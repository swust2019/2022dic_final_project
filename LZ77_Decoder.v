==> flow/design.v <==
module LZ77_Decoder(clk,reset,ready,code_pos,code_len,chardata,encode,finish,char_nxt);
input 				clk;
input 				reset;
input				ready;
input 		[4:0] 	code_pos;
input 		[4:0] 	code_len;
input 		[7:0] 	chardata;
output	 			encode;
output reg 			finish;
output reg	[7:0] 	char_nxt;
reg			[3:0]	S_B [29:0];
reg			[4:0]		timer;
assign 	encode = 1'b0;
integer j;
always @(posedge clk or posedge reset) 
begin
	if (reset) 
	begin
		timer <= 5'd0;	
	end
	else if (timer==code_len)
	begin
		timer <= 5'd0;
	end
	else
	begin
		timer <= timer + 5'd1;
	end
end
always @(posedge clk or posedge reset)
begin
	if(reset) 
	begin	
	end
	else 
	begin
		for(j=0; j<29; j=j+1)
		begin
			S_B[j+1] <= S_B[j];			
		end
		S_B[0] <= char_nxt[3:0];
	end
end
always @(posedge clk)
begin
	if ((!(|code_pos) && !(|code_len)) || timer==code_len)
	begin
		char_nxt <= chardata;
	end
	else if(!code_pos)
	begin
		char_nxt <= char_nxt;
	end
	else if(timer<=code_len)
	begin
		char_nxt <= S_B[code_pos - 5'b1];
	end
	else 
	begin
		char_nxt <= char_nxt;
	end
end
always @(posedge clk or posedge reset)
begin
	if (reset) 
	begin
		finish <= 1'b0;
	end
	else if (chardata==8'h24 && timer==code_len)
	begin
		finish <= 1'b1;
	end
	else 
	begin
		finish <= finish;
	end
end
endmodule
# --- Reports on LZ77_Decoder ---
# What the tools print for LZ77_Decoder, step after step.
# Line numbers count from 1 in the design file above.
# Library cell names are shortened.
design:
  design: "LZ77_Decoder"
  clock_port: "clk"
  cell_library: "sky130hd"
  corner: "tt_025C_1v80"

# --- After elaboration ---
# Source: Yosys, flattened and elaborated. Widths are those after wreduce. Registers that Yosys merges into a memory's read port (data or address) are not register bits. Print and check cells do not count. Equal cells are merged and count once.
op_classes:
  n_reduce_logical: 11
  logic: 0
  n_mux: 5
  eq_ne: 32
  div: 0
  compare: 1
  add_sub_neg: 2
  shifts: 0
  mul: 0
op_table:
  columns: ["operator", "n"]
  rows:
  - ["4-bit parallel mux with 30-bit select", 1]
  - ["5-bit == test (second input constant)", 14]
  - ["5-bit by 4-bit == test with 1-bit output (second input constant)", 8]
  - ["8-bit 2-to-1 mux", 3]
  - ["5-bit by 3-bit == test with 1-bit output (second input constant)", 4]
  - ["5-bit by 2-bit == test with 1-bit output (second input constant)", 2]
  - ["5-bit logical NOT", 2]
  - ["5-bit OR reduction", 2]
  - ["8-bit by 6-bit == test with 1-bit output (second input constant)", 1]
  - ["5-bit by 1-bit adder with 5-bit output (second input constant)", 1]
  - ["5-bit by 1-bit subtractor with 5-bit output (second input constant)", 1]
  - ["5-bit by 1-bit == test with 1-bit output (second input constant)", 1]
  - ["5-bit less-or-equal comparator", 1]
  - ["5-bit == test", 1]
  - ["5-bit 2-to-1 mux", 1]
  - ["1-bit logical AND", 2]
  - ["1-bit logical NOT", 2]
  - ["2-bit != test (second input constant)", 1]
  - ["2-bit AND reduction", 1]
  - ["2-bit nonzero test", 1]
  - ["1-bit logical OR", 1]
bits:
  mem_count: 0
  inputBits: 21
  latchBits: 0
  clocked_rd_ports_x_width: 0
  rom_bits: 0
  register_bits: 134
  ram_bits: 0
  wordCells: 84

# --- Depth ---
# Longest topological path by Yosys (ltp), each cell counted once; first at word level (registers and memories cut), then after technology mapping (sequential cells cut; the memories' decode and read muxes count).
depth:
  depth_word: 6
  abc_area: 0
  ltp_mapped: 9

# --- Synthesis result ---
# Source: synth_stat.txt of the flow (Yosys; design flattened, memories mapped). It holds for the ABC_AREA given above (unset counts as 0); a run with the other value may have another netlist.
# The area totals of this step are shown rounded.
by_type:
  columns: ["cell_type", "n", "type_area_um2"]
  rows:
  - ["edfxtp_1", 128, 3.84E+03]
  - ["dfrtp_1", 6, 150.144]
  - ["mux2i_1", 15, 150.144]
  - ["nand3b_1", 13, 97.594]
  - ["ha_1", 6, 75.072]
  - ["nor2b_1", 12, 75.072]
  - ["a22o_1", 8, 70.067]
  - ["buf_6", 6, 67.565]
  - ["mux2_2", 6, 67.565]
  - ["nand3_1", 13, 65.062]
  - ["a21oi_1", 12, 60.058]
  - ["buf_2", 12, 60.058]
  - ["buf_4", 8, 60.058]
  - ["nor2_1", 15, 56.304]
  - ["a22oi_1", 7, 52.55]
  - ["nand2b_1", 7, 43.792]
  - ["a32o_1", 3, 30.029]
  - ["nor3b_1", 4, 30.029]
# Not listed: further types 62, cells in them 111.
mapped:
  mapped_area_um2: 5921
  buffers: 28
  ffs: 134
  cells: 392

# --- Timing after synthesis ---
# Path of least setup slack by OpenSTA after synthesis, without wires, with an ideal clock, recovery checks aside; 20% of the period is set as input and as output delay. Where synthesis merged equal registers, the netlist keeps one of their names.
synth_timing:
  kind: "input to register"
  start: "in reset"
  end: "reg S_B[0][0]"
  path_slack_ns: 1.856
  stages: 1
  input_delay_ns: 1.194
  t_arrival_ns: 3.635
  period_ns: 5.97
  path_delay_ns: 2.920
  setup_time_ns: 0.479
  period_less_setup_slack_ns: 4.114
# "path_delay_ns" = arrival - input delay + setup time.
# "stages": output pins that drive a net of the path, with the launching flip-flop's if there is one; two outputs of one cell count as two.
# "period_less_setup_slack_ns" is the clock period less the worst setup slack; recovery checks do not enter. This is arithmetic on one report: input and output delays are still those of the set period (20% each).
synth_between:
  cell_sequence: "inv_1"
  elab_chain_len: 0
  cells_between: 0
  cone_lines: 0
synth_lines:
  columns: ["element", "line", "rtl"]
  rows:
  - ["start, declared", 3, "input reset;"]
  - ["end, assigned", 41, "S_B[0] <= char_nxt[3:0];"]
  - ["end, declared", 11, "reg [3:0] S_B [29:0];"]

# --- Worst path after layout ---
# From the final timing report of stored run 1: the path of least setup slack in the routed layout; clock arrival at registers is part of the times.
layout_timing:
  kind: "input to register"
  start: "in code_pos[3]"
  end: "reg char_nxt[0]"
  path_slack_ns: 0.67
  setup_time_ns: 0.19
  t_arrival_ns: 2.94
  input_delay_ns: 0.68
  stages: 5
  period_ns: 3.38
# The rows between start and end are the longest chain of elaborated cells between them; the timing report does not say that the signal goes this way. Where chains are equally long, one stands for them.
# Each line given opens the expression or statement behind the cell; cells for indexed reads and writes are added by Yosys, which also makes memories of some case tables.
# A register here has more assigning lines than the two given.
# The path ends at the data pin of a flip-flop with enable; ways to the enable are not counted.
layout_between:
  cell_sequence: "clkdlybuf4s50_1 nand2_2 nor4_1 a2111oi_0 a31oi_1"
  elab_chain_len: 6
  cells_between: 40
  cone_lines: 4
  classes_between: "add/sub: 1; eq/ne: 29; mux: 4; reduce/logical: 6"
layout_lines:
  columns: ["element", "line", "rtl"]
  rows:
  - ["start, declared", 5, "input [4:0] code_pos;"]
  - ["5-bit by 1-bit subtractor with 5-bit output", 56, "char_nxt <= S_B[code_pos - 5'b1];"]
  - ["5-bit == test", 56, null]
  - ["4-bit parallel mux with 30-bit select", 56, null]
  - ["8-bit 2-to-1 mux", 54, "else if(timer<=code_len)"]
  - ["8-bit 2-to-1 mux", 50, "else if(!code_pos)"]
  - ["8-bit 2-to-1 mux", 46, "if ((!(|code_pos) && !(|code_len)) || timer==code_len)"]
  - ["end, assigned", 48, "char_nxt <= chardata;"]
  - ["end, assigned", 52, "char_nxt <= char_nxt;"]
  - ["end, declared", 10, "output reg [7:0] char_nxt;"]

# Flow measurements of LZ77_Decoder on sky130hd: 2 stored runs with different settings, listed in no order. Input and output delays are each 20% of the period that was set; the output load is 0.01 pF.
# "timing.achieved_period_ns": clock period set for the run, less the worst setup slack. It is reckoned from that one timing run; input and output delays stay at 20% of the period that was set.
# "worst_path_time_ns" = time allowed to the worst setup path (clock period - input delay - output delay, where it has them) - its slack; a late launch clock adds to it, a late capture clock takes from it.
# By "power.total_mw" is meant OpenSTA's value without simulated activity: inputs other than the clock are taken to toggle once in ten clock periods, and the tool carries that through the logic.
# The measured numbers are rounded.
runs:
  - name: "stored run 1"
    settings:
      period_ns: 3.38
      CORE_UTILIZATION: 48
      CTS_CLUSTER_DIAMETER: 142
      CAP_MARGIN: 20
      CORE_MARGIN: 2
      SLEW_MARGIN: 20
    results:
      yosys.chip_area_um2: 5921
      timing.achieved_period_ns: 2.710
      fin_tns_ns: 0.000
      fin_util_pct: 58.3
      die_footprint_um2: 13240
      power.total_mw: 4.556
      layout_stdcell_area_um2: 7008
      worstSetupSlack_ns: 0.670
      worst_path_time_ns: 2.03
      worstPathKind: "input to register"
      fin_hold_ws_ns: 0.441
  - name: "stored run 2"
    settings:
      period_ns: 6.7
      CAP_MARGIN: 20
      CORE_MARGIN: 2
      CORE_UTILIZATION: 40
      SLEW_MARGIN: 20
    results:
      yosys.chip_area_um2: 5921
      timing.achieved_period_ns: 3.872
      fin_tns_ns: 0.000
      fin_util_pct: 47.4
      die_footprint_um2: 15790
      power.total_mw: 2.313
      layout_stdcell_area_um2: 6865
      worstSetupSlack_ns: 2.828
      worst_path_time_ns: 2.53
      worstPathKind: "input to register"
      fin_hold_ws_ns: 0.444
